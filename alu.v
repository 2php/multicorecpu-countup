==> flow/design.v <==
module alu (
  output reg [15:0] q,
  input [15:0] sr1,
  input [15:0] sr2,
  input [15:0] pc,
  input [15:0] ir,
  input CLK,
  input RSTN
  );
  wire [15:0] imm = {{8{ir[7]}},ir[7:0]};
  always @(posedge CLK or negedge RSTN)
  begin
    if (!RSTN) begin
      q <= 0;
    end
    else begin
      casex (ir)
		16'b11_xxx_xxx_xxxxxxxx:  
		  q <= sr1 + imm; 
		16'b00_xxx_xxx_xxx_00100:  
		  q <= (sr1>sr2) ? 16'b1111111111111111 : 16'b0000000000000000;
		16'b00_xxx_xxx_xxx_00101:  
		  q <= sr1 * sr2;
		16'b10_010_xxx_xxxxxxxx:  
		  q <= (sr1) ? pc : imm + pc;
		16'b00_xxx_xxx_xxx_00010:  
		  q <= sr1 + sr2;
		16'b01_xxx_000_xxxxxxxx:   
        q <= imm;
      16'b10_000_000_xxxxxxxx:    
        q <= pc + imm;
		16'b10_001_xxx_xxxxxxxx:
		  q <= (!sr1) ? pc : imm + pc;  
      endcase
    end
  end
endmodule
---- From RTL to reports: alu ----
Tool output for the design above, in the order of the flow.
Line numbers count from 1 in the design file above.
Cell names lack the library's common part.
Not given: n/a
set-up
  top ..................................... alu
  clock port .............................. CLK
  library ................................. sky130hd
  timing corner ........................... tt_025C_1v80

---- After elaboration ----
Counts by Yosys on the flattened word-level netlist (proc, flatten, opt, wreduce; memories kept). Register bits leave out memories and registers merged into their read ports (data or address). Print and check cells are left out. Cells with the same type and inputs are merged into one.
word-level totals
  register bits ........................... 16
  bits of input ports ..................... 66
  output and inout bits ................... 16
  cells after elaboration ................. 21
cells by class
  add/subtract/negate cells ............... 3
  $mul .................................... 1
  magnitude comparators ................... 1
  equal/unequal tests ..................... 8
  multiplexer cells ....................... 4
  reduce/logical cells .................... 3
operators with widths
  operator                                              count
  multiplier 16 x 16 -> 16 bit                          1
  case mux 16 bit (select 8 bit)                        1
  adder 16 bit                                          3
  2-to-1 mux 16 bit                                     3
  > comparator 16 bit                                   1
  zero test 16 bit                                      1
  nonzero test 16 bit                                   1
  equality test 7 x 3 -> 1 bit (second input constant)  2
  equality test 5 bit (second input constant)           2
  equality test 8 bit (second input constant)           1
  nonzero test 8 bit                                    1
  equality test 7 x 2 -> 1 bit (second input constant)  1
  equality test 5 x 4 -> 1 bit (second input constant)  1
  equality test 2 bit (second input constant)           1

---- Depth ----
Longest topological path by Yosys (ltp), each cell counted once; first at word level (registers and memories cut), then after technology mapping (sequential cells cut; the memories' decode and read muxes count).
depth
  depth after elaboration ................. 3
  ABC_AREA ................................ 0
  gate-level depth with buffers ........... 22

---- Mapped cells and area ----
Yosys stat after the flow's synthesis: flattened, memories mapped to cells. It holds for the ABC_AREA given above (unset counts as 0); a run with the other value may have another netlist.
The area totals of this step are shown rounded.
synthesis totals
  mapped cells ............................ 857
  mapped area ............................. 7080 sq um
  mapped flip-flops ....................... 16
cell types
  cell      count  area in all (sq um)
  fa_1      82     1.64E+03
  ha_1      103    1.29E+03
  inv_1     138    517.997
  dfrtp_1   16     400.384
  xnor2_1   45     394.128
  and2_1    59     369.104
  nand2_1   94     352.838
  a21oi_1   35     175.168
  a21o_1    22     165.158
  nor2_1    43     161.405
  xor2_1    16     140.134
  o21ai_0   21     105.101
  a222oi_1  9      90.086
  clkbuf_1  20     75.072
  nand3_1   14     70.067
  a31oi_1   11     68.816
  o21a_1    9      67.565
  a211oi_1  8      60.058
Not listed: further types 47, cells in them 112.

---- Path before layout ----
Path of least setup slack by OpenSTA after synthesis, without wires, with an ideal clock, recovery checks aside; 20% of the period is set as input and as output delay. Where synthesis merged equal registers, the netlist keeps one of their names.
timing path post-synthesis
  path kind ............................... input -> register
  start point ............................. in sr2[1]
  end point ............................... reg q[15]
  period .................................. 9.18 ns
  data arrival time ....................... 6.513 ns
  data required time ...................... 9.040 ns
  setup slack ............................. 2.528 ns
  delay of the path ....................... 4.817 ns
  stages .................................. 19
  synthesis period reached ................ 6.652 ns
"delay of the path" = arrival - input delay + setup time.
"stages": output pins that drive a net of the path, with the launching flip-flop's if there is one; two outputs of one cell count as two.
"synthesis period reached" is the clock period less the worst setup slack; recovery checks do not enter. This is arithmetic on one report: input and output delays are still those of the set period (20% each).
The rows between start and end are the longest chain of elaborated cells between them; the timing report does not say that the signal goes this way. Where chains are equally long, one stands for them.
Each line given opens the expression or statement behind the cell; cells for indexed reads and writes are added by Yosys, which also makes memories of some case tables.
At most two assigning lines are given for a register; there are more.
on the way, post-synthesis
  cell sequence ........................... clkbuf_1 -> and2_1 -> fa_1 -> inv_1 -> fa_1 -> inv_1 -> fa_1 -> fa_1 -> inv_1 -> fa_1 -> fa_1 -> xor2_1 -> xnor2_1 -> xnor2_1 -> xnor2_1 -> xnor3_1 -> nor3_1 -> nand3b_1 -> a41oi_1
  cells in the longest elaborated chain ... 3
ends and longest elaborated chain, post-synthesis
  item                            RTL line  text
  start, declared                 4         input [15:0] sr2,
  > comparator 16 bit             21        q <= (sr1>sr2) ? 16'b1111111111111111 : 16'b0000000000000000;
  2-to-1 mux 16 bit               21
  case mux 16 bit (select 8 bit)  17        casex (ir)
  end, assigned                   19        q <= sr1 + imm;
  end, assigned                   21
  end, declared                   2         output reg [15:0] q,

---- Path in the finished layout ----
From the final timing report of entry A: the path of least setup slack in the routed layout; clock arrival at registers is part of the times.
timing path post-layout
  path kind ............................... input -> register
  start point ............................. in sr2[2]
  end point ............................... reg q[15]
  period .................................. 8.67 ns
  data arrival time ....................... 8.02 ns
  data required time ...................... 8.83 ns
  setup slack ............................. 0.81 ns
  stages .................................. 19
The rows between start and end are the longest chain of elaborated cells between them; the timing report does not say that the signal goes this way. Where chains are equally long, one stands for them.
At most two assigning lines are given for a register; there are more.
on the way, post-layout
  cell sequence ........................... clkdlybuf4s50_1 -> clkbuf_1 -> nand2_1 -> fa_1 -> fa_1 -> fa_1 -> fa_1 -> inv_1 -> fa_1 -> inv_1 -> fa_1 -> inv_1 -> ha_1 -> and2_1 -> o21a_1 -> nor3_1 -> nor3_1 -> nand3b_1 -> a41oi_1
  cells in the longest elaborated chain ... 3
ends and longest elaborated chain, post-layout
  item                            RTL line  text
  start, declared                 4         input [15:0] sr2,
  > comparator 16 bit             21        q <= (sr1>sr2) ? 16'b1111111111111111 : 16'b0000000000000000;
  2-to-1 mux 16 bit               21
  case mux 16 bit (select 8 bit)  17        casex (ir)
  end, assigned                   19        q <= sr1 + imm;
  end, assigned                   21
  end, declared                   2         output reg [15:0] q,

Ticket comment

Measured results for alu: 2 stored runs of the Yosys and OpenROAD flow on sky130hd. The settings differ; the order carries no meaning. The constraints put input and output delay at 20% of the set period each and load the outputs with 0.01 pF.
"reached clock period" = clock period - worst setup slack. The figure is calculated, with input and output delays left at 20% of the set period.
"critical path time": the worst setup path's part of the clock period (all of it between registers, 20% less for each end at a port) less its slack. A launch clock that arrives late makes it longer, a capture clock that arrives late makes it shorter.
"power consumption": no workload was simulated; the value follows from the tool's default switching activity.
The results are shown rounded.

---- entry A ----
settings
  period_ns = 8.67
  CORE_UTILIZATION = 33
  HOLD_SLACK_MARGIN = 0.11
  CELL_PAD_IN_SITES_DETAIL_PLACEMENT = 0
  TNS_END_PERCENT = 25
  ABC_AREA = 0
  GPL_TIMING_DRIVEN = 0
  CTS_CLUSTER_DIAMETER = 226
  SLEW_MARGIN = 40
  MAX_ROUTING_LAYER = met4
  CAP_MARGIN = 20
  CORE_MARGIN = 2
results
  cell area after synthesis ............... 7080 sq um
  area inside the die boundary ............ 22700 sq um
  standard-cell area after layout ......... 8310 sq um
  utilization after routing ............... 39.5 %
  setup slack of the worst path ........... 0.809 ns
  sum of negative setup slack ............. 0.000 ns
  final worst hold slack .................. 0.543 ns
  power consumption ....................... 1.98 mW
  reached clock period .................... 7.861 ns
  critical path time ...................... 6.13 ns
  kind of the worst setup path ............ input -> register

---- entry B ----
settings
  period_ns = 6.54
  SETUP_SLACK_MARGIN = -0.61
  CAP_MARGIN = 20
  CORE_MARGIN = 2
  CORE_UTILIZATION = 40
  SLEW_MARGIN = 20
results
  cell area after synthesis ............... 7080 sq um
  area inside the die boundary ............ 18800 sq um
  standard-cell area after layout ......... 8730 sq um
  utilization after routing ............... 50.5 %
  setup slack of the worst path ........... -0.038 ns
  sum of negative setup slack ............. -0.039 ns
  final worst hold slack .................. 0.536 ns
  power consumption ....................... 2.69 mW
  reached clock period .................... 6.578 ns
  critical path time ...................... 5.27 ns
  kind of the worst setup path ............ input -> register
