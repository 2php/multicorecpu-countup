==> flow/design.v <==
module cputop(
	output [7:0] SEGX_A,
	output [7:0] SEGX_B,
	output [7:0] SEGX_C,
	output [7:0] SEGX_D,
	output [7:0] SEGX_E,
	output [7:0] SEGX_F,
	output [7:0] SEGX_G,
	output [7:0] SEGX_H,
	output [8:0] SEGX_SEL,
	output [7:0] SEG_A,
	output [7:0] SEG_B,
	output [3:0] SEG_SELA,
	output [3:0] SEG_SELB,
	output [7:0] LED,
	output BZ,
	input PSW_D0,
	input PSW_D1,
	input CLK,
	input CLK20MHZ,
	input RSTN
	);
	wire [15:0] DATA0, DATA1, DATA2, DATA3;
	wire [15:0] DATA4, DATA5, DATA6, DATA7;
	wire [15:0] DATAP, DATAQ, DATAR, DATAS;
	wire [15:0] DATAT, DATAU, DATAV, DATAW;
	assign SEG_A = 8'b01101110;
	assign SEG_B = 8'b00011100;
	assign SEG_SELA = 4'b1111;
	assign SEG_SELB = 4'b1111;
	cpu cpu (
		.led(LED[7:0]),
		.seg8(DATAP),
		.seg9(DATAQ),
		.sega(DATAR),
		.segb(DATAS),
		.segc(DATAT),
		.segd(DATAU),
		.sege(DATAV),
		.segf(DATAW),
		.seg0(DATA0),
		.seg1(DATA1),
		.seg2(DATA2),
		.seg3(DATA3),
		.seg4(DATA4),
		.seg5(DATA5),
		.seg6(DATA6),
		.seg7(DATA7),
		.start(~PSW_D0),
		.stop(~PSW_D1),
		.CLK(CLK),
		.RSTN(RSTN)
		);
	sevenseg sevenseg (
		.SEGX_SEL(SEGX_SEL),
		.SEGX_A(SEGX_A),
		.SEGX_B(SEGX_B),
		.SEGX_C(SEGX_C),
		.SEGX_D(SEGX_D),
		.SEGX_E(SEGX_E),
		.SEGX_F(SEGX_F),
		.SEGX_G(SEGX_G),
		.SEGX_H(SEGX_H),
		.LEDX(64'b0),
		.DATA0(DATA0),
		.DATA1(DATA1),
		.DATA2(DATA2),
		.DATA3(DATA3),
		.DATA4(DATA4),
		.DATA5(DATA5),
		.DATA6(DATA6),
		.DATA7(DATA7),
		.DATAP(DATAP),
		.DATAQ(DATAQ),
		.DATAR(DATAR),
		.DATAS(DATAS),
		.DATAT(DATAT),
		.DATAU(DATAU),
		.DATAV(DATAV),
		.DATAW(DATAW),
		.CLK(CLK20MHZ),
		.RSTN(RSTN)
		);
	sound sound (
		.BZ(BZ),
		.data(DATA0),
		.CLK(CLK20MHZ),
		.RSTN(RSTN)
		);
endmodule
module sevenseg (
	output [8:0] SEGX_SEL,
	output [7:0] SEGX_A,
	output [7:0] SEGX_B,
	output [7:0] SEGX_C,
	output [7:0] SEGX_D,
	output [7:0] SEGX_E,
	output [7:0] SEGX_F,
	output [7:0] SEGX_G,
	output [7:0] SEGX_H,
	input [63:0] LEDX,
	input [15:0] DATA0,
	input [15:0] DATA1,
	input [15:0] DATA2,
	input [15:0] DATA3,
	input [15:0] DATA4,
	input [15:0] DATA5,
	input [15:0] DATA6,
	input [15:0] DATA7,
	input [15:0] DATAP,
	input [15:0] DATAQ,
	input [15:0] DATAR,
	input [15:0] DATAS,
	input [15:0] DATAT,
	input [15:0] DATAU,
	input [15:0] DATAV,
	input [15:0] DATAW,
	input CLK,
	input RSTN
	);
	reg [14-1:0] count0;
	reg [3:0] count1;
	always @(posedge CLK or negedge RSTN) 
	begin
		if (!RSTN)
		begin
			count0 <= 14'd0;
		end
		else
		begin
			count0 <= count0+14'd1;
		end
	end
	always @(posedge CLK or negedge RSTN)
	begin
		if (!RSTN)
		begin
			count1 <= 4'd0;
		end
		else if (count0 == (1<<14)-1)
		begin
			if (count1 == 4'd8)
			begin
				count1 <= 4'd0;
			end
			else
			begin
				count1 <= count1+4'd1;
			end
		end
	end
	assign SEGX_SEL[0] = (count1==0 && count0==1) ? 1'b1 : 1'b0;
	assign SEGX_SEL[1] = (count1==1 && count0==1) ? 1'b1 : 1'b0;
	assign SEGX_SEL[2] = (count1==2 && count0==1) ? 1'b1 : 1'b0;
	assign SEGX_SEL[3] = (count1==3 && count0==1) ? 1'b1 : 1'b0;
	assign SEGX_SEL[4] = (count1==4 && count0==1) ? 1'b1 : 1'b0;
	assign SEGX_SEL[5] = (count1==5 && count0==1) ? 1'b1 : 1'b0;
	assign SEGX_SEL[6] = (count1==6 && count0==1) ? 1'b1 : 1'b0;
	assign SEGX_SEL[7] = (count1==7 && count0==1) ? 1'b1 : 1'b0;
	assign SEGX_SEL[8] = (count1==8 && count0==1) ? 1'b1 : 1'b0;
	assign SEGX_A = leddec(count1,DATA0[15:12],DATA2[15:12],DATA4[15:12],DATA6[15:12],
			             DATAP[15:12],DATAR[15:12],DATAT[15:12],DATAV[15:12],LEDX[63:56]);
	assign SEGX_B = leddec(count1,DATA0[11: 8],DATA2[11: 8],DATA4[11: 8],DATA6[11: 8],
			             DATAP[11: 8],DATAR[11: 8],DATAT[11: 8],DATAV[11: 8],LEDX[55:48]);
	assign SEGX_C = leddec(count1,DATA0[ 7: 4],DATA2[ 7: 4],DATA4[ 7: 4],DATA6[ 7: 4],
			             DATAP[ 7: 4],DATAR[ 7: 4],DATAT[ 7: 4],DATAV[ 7: 4],LEDX[47:40]);
	assign SEGX_D = leddec(count1,DATA0[ 3: 0],DATA2[ 3: 0],DATA4[ 3: 0],DATA6[ 3: 0],
			             DATAP[ 3: 0],DATAR[ 3: 0],DATAT[ 3: 0],DATAV[ 3: 0],LEDX[39:32]);
	assign SEGX_E = leddec(count1,DATA1[15:12],DATA3[15:12],DATA5[15:12],DATA7[15:12],
			             DATAQ[15:12],DATAS[15:12],DATAU[15:12],DATAW[15:12],LEDX[31:24]);
	assign SEGX_F = leddec(count1,DATA1[11: 8],DATA3[11: 8],DATA5[11: 8],DATA7[11: 8],
			             DATAQ[11: 8],DATAS[11: 8],DATAU[11: 8],DATAW[11: 8],LEDX[23:16]);
	assign SEGX_G = leddec(count1,DATA1[ 7: 4],DATA3[ 7: 4],DATA5[ 7: 4],DATA7[ 7: 4],
			             DATAQ[ 7: 4],DATAS[ 7: 4],DATAU[ 7: 4],DATAW[ 7: 4],LEDX[15: 8]);
	assign SEGX_H = leddec(count1,DATA1[ 3: 0],DATA3[ 3: 0],DATA5[ 3: 0],DATA7[ 3: 0],
			             DATAQ[ 3: 0],DATAS[ 3: 0],DATAU[ 3: 0],DATAW[ 3: 0],LEDX[ 7: 0]);
	function [7:0] leddec;
		input [3:0] count1;
		input [3:0] d0,d1,d2,d3,d4,d5,d6,d7;
		input [7:0] led;
		case (count1)
			0:	leddec = bintoled(d0);
			1:	leddec = bintoled(d1);
			2:	leddec = bintoled(d2);
			3:	leddec = bintoled(d3);
			4:	leddec = bintoled(d4);
			5:	leddec = bintoled(d5);
			6:	leddec = bintoled(d6);
			7:	leddec = bintoled(d7);
			default:leddec = {led[0],led[1],led[2],led[3],led[4],led[5],led[6],led[7]};
		endcase
	endfunction
	function [7:0] bintoled;
		input [3:0] data;
		case (data)
			4'h0: bintoled = 8'b11111100;
	      		4'h1: bintoled = 8'b01100000;
	      		4'h2: bintoled = 8'b11011010;
	      		4'h3: bintoled = 8'b11110010;
	      		4'h4: bintoled = 8'b01100110;
	      		4'h5: bintoled = 8'b10110110;
	      		4'h6: bintoled = 8'b10111110;
	      		4'h7: bintoled = 8'b11100000;
	      		4'h8: bintoled = 8'b11111110;
	      		4'h9: bintoled = 8'b11110110;
	      		4'ha: bintoled = 8'b11101110;
	      		4'hb: bintoled = 8'b00111110;
	      		4'hc: bintoled = 8'b00011010;
	      		4'hd: bintoled = 8'b01111010;
	      		4'he: bintoled = 8'b10011110;
	      		4'hf: bintoled = 8'b10001110;
		endcase
	endfunction
endmodule
module sound (output BZ, input [15:0] data, input CLK, input RSTN);
  reg [16:0] count;
  reg [16:0] counter;
  always @* begin
    case (data)
     1: count = 17'd90909;
     2: count = 17'd85806;
     3: count = 17'd80990;
     4: count = 17'd76445;
     5: count = 17'd72154;
     6: count = 17'd68104;
     7: count = 17'd64282;
     8: count = 17'd60674;
     9: count = 17'd57269;
    10: count = 17'd54054;
    11: count = 17'd51021;
    12: count = 17'd48157;
    13: count = 17'd45454;
    14: count = 17'd42903;
    15: count = 17'd40495;
    16: count = 17'd38222;
    17: count = 17'd36077;
    18: count = 17'd34052;
    19: count = 17'd32141;
    20: count = 17'd30337;
    21: count = 17'd28634;
    22: count = 17'd27027;
    23: count = 17'd25510;
    24: count = 17'd24078;
    25: count = 17'd22727;
    26: count = 17'd21451;
    27: count = 17'd20247;
    28: count = 17'd19111;
    29: count = 17'd18038;
    30: count = 17'd17026;
    31: count = 17'd16070;
    32: count = 17'd15168;
    33: count = 17'd14317;
    34: count = 17'd13513;
    35: count = 17'd12755;
    36: count = 17'd12039;
    37: count = 17'd11363;
    38: count = 17'd10725;
    39: count = 17'd10123;
    40: count =  17'd9555;
    41: count =  17'd9019;
    42: count =  17'd8513;
    43: count =  17'd8035;
    44: count =  17'd7584;
    45: count =  17'd7158;
    46: count =  17'd6756;
    47: count =  17'd6377;
    48: count =  17'd6019;
    49: count =  17'd5681;
    50: count =  17'd5362;
    51: count =  17'd5061;
    52: count =  17'd4777;
    default: count = 17'd0;
	 endcase
  end
  always @(posedge CLK or negedge RSTN) begin
    if (!RSTN) begin
	   counter <= 17'd0;
	 end
	 else begin
	   if (counter == 0) counter <= count;
		else counter <= counter - 17'd1;
	 end
  end
  assign BZ = (counter>(count>>1));
endmodule
== Step by step through the tools: sevenseg ==
The steps from the RTL of sevenseg to its reports follow in flow order.
Line numbers count from 1 in the design file above.
Operators carry their Yosys type and port widths (W data, S select, Z words).
Cell names lack the library's common part.
A cell with -- has no value.
Design
  top module: sevenseg
  clock port: CLK
  library: sky130hd
  library corner: tt_025C_1v80

== After elaboration ==
Yosys after proc, flatten, opt, wreduce and memory -nomap, before mapping. Enables and synchronous resets that opt folds into registers are not counted as muxes. Memory bits, and registers merged into a memory's read port (data or address), are not among the register bits. Print and check cells are not counted. Equal cells are merged and count once.
Memory sizes are those after Yosys's memory passes, which may raise the word count (mostly to a power of two), join words into wider ones and drop unused or constant bits.
Operators by class
  equal/unequal tests: 10
  muxes and demuxes: 18
  add/sub/neg operators: 2
  reduce/logical cells: 10
Operators by type and width (count)
  $pmux W8 S8: 8
  $eq A4 B3 Y1 const B: 4
  $add A14 B1 Y14 const B: 1
  $eq A14 B1 Y1 const B: 1
  $eq A14 B14 Y1 const B: 1
  $logic_and A1 B1 Y1: 9
  $mux W1: 9
  $eq A4 B2 Y1 const B: 2
  $add A4 B1 Y4 const B: 1
  $eq A4 B1 Y1 const B: 1
  $eq A4 B4 Y1 const B: 1
  $logic_not A4 Y1: 1
  $mux W4: 1
Bit counts
  memory bits (read-only): 7168
  output and inout bits: 73
  cells after elaboration: 106
  flip-flop bits (word level): 18
  memory cells: 64
Memories
  (no name shown): words 16, width 7, rd ports 1, write ports 0, line 195  | case (data)
  (no name shown): words 16, width 7, rd ports 1, write ports 0, line 195
  (no name shown): words 16, width 7, rd ports 1, write ports 0, line 195
  (no name shown): words 16, width 7, rd ports 1, write ports 0, line 195
  (no name shown): words 16, width 7, rd ports 1, write ports 0, line 195
  (no name shown): words 16, width 7, rd ports 1, write ports 0, line 195
Memories not listed: 58.

== Depth ==
Yosys ltp: most cells in a row. Word level: on the elaborated netlist, between registers, memories and ports. Mapped: between sequential cells and ports; inverters and the memories' decode and read muxes count.
Depth
  depth in word-level cells: 3
  ABC_AREA: 0
  depth in mapped cells: 10
  mapped depth without buffers: 7

== Netlist ==
The flow's flattened synthesis, as Yosys stat reports it; memories are mapped. The netlist is that of the ABC_AREA named above (0 if unset); the other value can give another one.
Cells by type
  ha_1: count 390, area in all 4879.68 sq um
  mux4_2: count 45, area in all 1.01E+03 sq um
  a21oi_1: count 194, area in all 970.931 sq um
  o21ai_0: count 193, area in all 965.926 sq um
  nand2_1: count 245, area in all 919.632 sq um
  nor2_1: count 208, area in all 780.749 sq um
  inv_1: count 204, area in all 765.734 sq um
  nor2b_1: count 94, area in all 588.064 sq um
  o211ai_1: count 69, area in all 517.997 sq um
  clkbuf_1: count 124, area in all 465.446 sq um
  dfrtp_1: count 18, area in all 450.432 sq um
  mux2i_1: count 43, area in all 430.413 sq um
  a211oi_1: count 51, area in all 382.867 sq um
  o22ai_1: count 50, area in all 312.8 sq um
  nand3b_1: count 37, area in all 277.766 sq um
  mux2_2: count 24, area in all 270.259 sq um
  o311ai_0: count 28, area in all 245.235 sq um
  a31oi_1: count 38, area in all 237.728 sq um
Not listed: further types 57, cells in them 473.
Synthesis totals
  cell count: 2528
  area of sequential cells: 450.4 sq um
  chip area (Yosys): 17880.9 sq um
  mapped flip-flops: 18

== Timing after synthesis ==
Source: OpenSTA report_checks on the synthesized netlist (no wires, ideal clock, input and output delay 20% of the period each), path of least setup slack; recovery checks are left aside. Register names are those of the netlist, which keeps one name where synthesis merged equal registers.
Timing path post-synthesis
  kind: input to output
  start point: in DATA7[8]
  end point: out SEGX_F[4]
  launch time at the first pin: 0.670 ns
  clock period: 3.35 ns
  stages: 6
  setup slack: 0.614 ns
  data required time: 2.680 ns
  external input delay: 0.670 ns
  path buffers: 0
  path delay: 1.396 ns
  arrival time: 2.066 ns
  synthesis period reached: 2.736 ns
"path delay" is the arrival time less input delay plus setup time.
At an output port there is no setup time.
"stages": output pins that drive a net of the path, with the launching flip-flop's if there is one; two outputs of one cell count as two.
"synthesis period reached" = period - worst setup slack (recovery checks aside). The figure is calculated, with input and output delays left at 20% of the set period.
The rows between start and end are the longest chain of elaborated cells between them; the timing report does not say that the signal goes this way. Where chains are equally long, one stands for them.
A line is the first line of the expression or statement that the cell stems from. Yosys adds cells for indexed reads and writes and turns some case tables into memories.
A memory read counts as a cell of the chain, while the word-level depth stops at memories.
On the way, post-synthesis
  cells stage by stage: inv_1 > ha_1 > nor2b_1 > o211a_1 > a211o_1 > or4_1
  length of the longest elaborated chain: 2
  elaborated cells between the ends (all ways): 2
  source lines of those cells: 2
Ends and longest elaborated chain, post-synthesis
  from (decl): line 109  | input [15:0] DATA7,
  $mem_v2 Z16 W7: line 195  | case (data)
  $pmux W8 S8: line 181  | case (count1)
  to (decl): line 98  | output [7:0] SEGX_F,

== Path in the finished layout ==
Path of least setup slack in the final report of record 1 (OpenROAD, finished layout, wires in). Where an end is a register, its clock arrival counts in the times.
Timing path after layout
  kind: input to output
  start point: in DATAU[0]
  end point: out SEGX_H[2]
  launch time at the first pin: 0.85 ns
  path buffers: 2
  clock period: 4.24 ns
  data required time: 3.39 ns
  arrival time: 3.31 ns
  external input delay: 0.85 ns
  setup slack: 0.08 ns
  stages: 7
The rows between start and end are the longest chain of elaborated cells between them; the timing report does not say that the signal goes this way. Where chains are equally long, one stands for them.
A memory read counts as a cell of the chain, while the word-level depth stops at memories.
On the way, after layout
  cells stage by stage: clkdlybuf4s50_1 > inv_1 > ha_1 > o311ai_0 > nand4_1 > or4_1 > clkdlybuf4s50_1
  length of the longest elaborated chain: 2
  elaborated cells between the ends (all ways): 2
  source lines of those cells: 2
Ends and longest elaborated chain, after layout
  from (decl): line 115  | input [15:0] DATAU,
  $mem_v2 Z16 W7: line 195  | case (data)
  $pmux W8 S8: line 181  | case (count1)
  to (decl): line 100  | output [7:0] SEGX_H,

Hand-over note for sevenseg

Module sevenseg, platform sky130hd: 2 stored runs of the flow (Yosys, OpenROAD) with differing settings, in no particular order. Input and output delays are each 20% of the period that was set; the output load is 0.01 pF.
By "achieved clock period (ns)" is meant the clock period of the run minus its worst setup slack. This is arithmetic on one report: input and output delays are still those of the set period (20% each).

Flow files of record 1
==> flow/run.sh <==
#!/bin/bash
# the make line also repeats the synthesis and layout settings of config.mk as NAME=value (left out here)
make -C /OpenROAD-flow-scripts/flow DESIGN_CONFIG=/design/flow/config.mk WORK_HOME=/design/flow/orfs CLKGATE_MAP_FILE= finish
==> flow/config.mk <==
export PLATFORM = sky130hd
export DESIGN_NAME = sevenseg
export DESIGN_NICKNAME = sevenseg
export VERILOG_FILES = /design/flow/design.v
export SDC_FILE = /design/flow/constraint.sdc
export NUM_CORES = 4
export LEC_CHECK = 0
export ABC_AREA = 0
export CAP_MARGIN = 20
export CORE_MARGIN = 2
export CORE_UTILIZATION = 24
export CTS_CLUSTER_DIAMETER = 367
export CTS_CLUSTER_SIZE = 33
export GPL_ROUTABILITY_DRIVEN = 1
export MAX_ROUTING_LAYER = met4
export SLEW_MARGIN = 25
==> flow/constraint.sdc <==
create_clock -name core_clock -period 4.24 [get_ports {CLK}]
set_input_delay 0.8480 -clock core_clock [delete_from_list [all_inputs] [get_ports {CLK}]]
set_output_delay 0.8480 -clock core_clock [all_outputs]
set_load 0.01 [all_outputs]

report of record 1
yosys chip area after synthesis (um^2): 17880.9
finish__design__die__area: 76704.1
finish__design__instance__area__stdcell: 24931.4
finish__design__instance__utilization: 0.3366
finish__timing__setup__ws: 0.081
finish__timing__setup__tns: 0.000
achieved clock period (ns): 4.159

Flow files of record 2
==> flow/run.sh <==
#!/bin/bash
# the make line also repeats the synthesis and layout settings of config.mk as NAME=value (left out here)
make -C /OpenROAD-flow-scripts/flow DESIGN_CONFIG=/design/flow/config.mk WORK_HOME=/design/flow/orfs CLKGATE_MAP_FILE= finish
==> flow/config.mk <==
export PLATFORM = sky130hd
export DESIGN_NAME = sevenseg
export DESIGN_NICKNAME = sevenseg
export VERILOG_FILES = /design/flow/design.v
export SDC_FILE = /design/flow/constraint.sdc
export NUM_CORES = 4
export LEC_CHECK = 0
export CAP_MARGIN = 20
export CELL_PAD_IN_SITES_GLOBAL_PLACEMENT = 0
export CORE_MARGIN = 2
export CORE_UTILIZATION = 69
export GPL_TIMING_DRIVEN = 1
export MIN_ROUTING_LAYER = met2
export PLACE_DENSITY = 0.85
export SETUP_SLACK_MARGIN = 0.01
export SLEW_MARGIN = 20
==> flow/constraint.sdc <==
create_clock -name core_clock -period 1.82 [get_ports {CLK}]
set_input_delay 0.3640 -clock core_clock [delete_from_list [all_inputs] [get_ports {CLK}]]
set_output_delay 0.3640 -clock core_clock [all_outputs]
set_load 0.01 [all_outputs]

report of record 2: did not finish, place, DPL-0038

End of note.
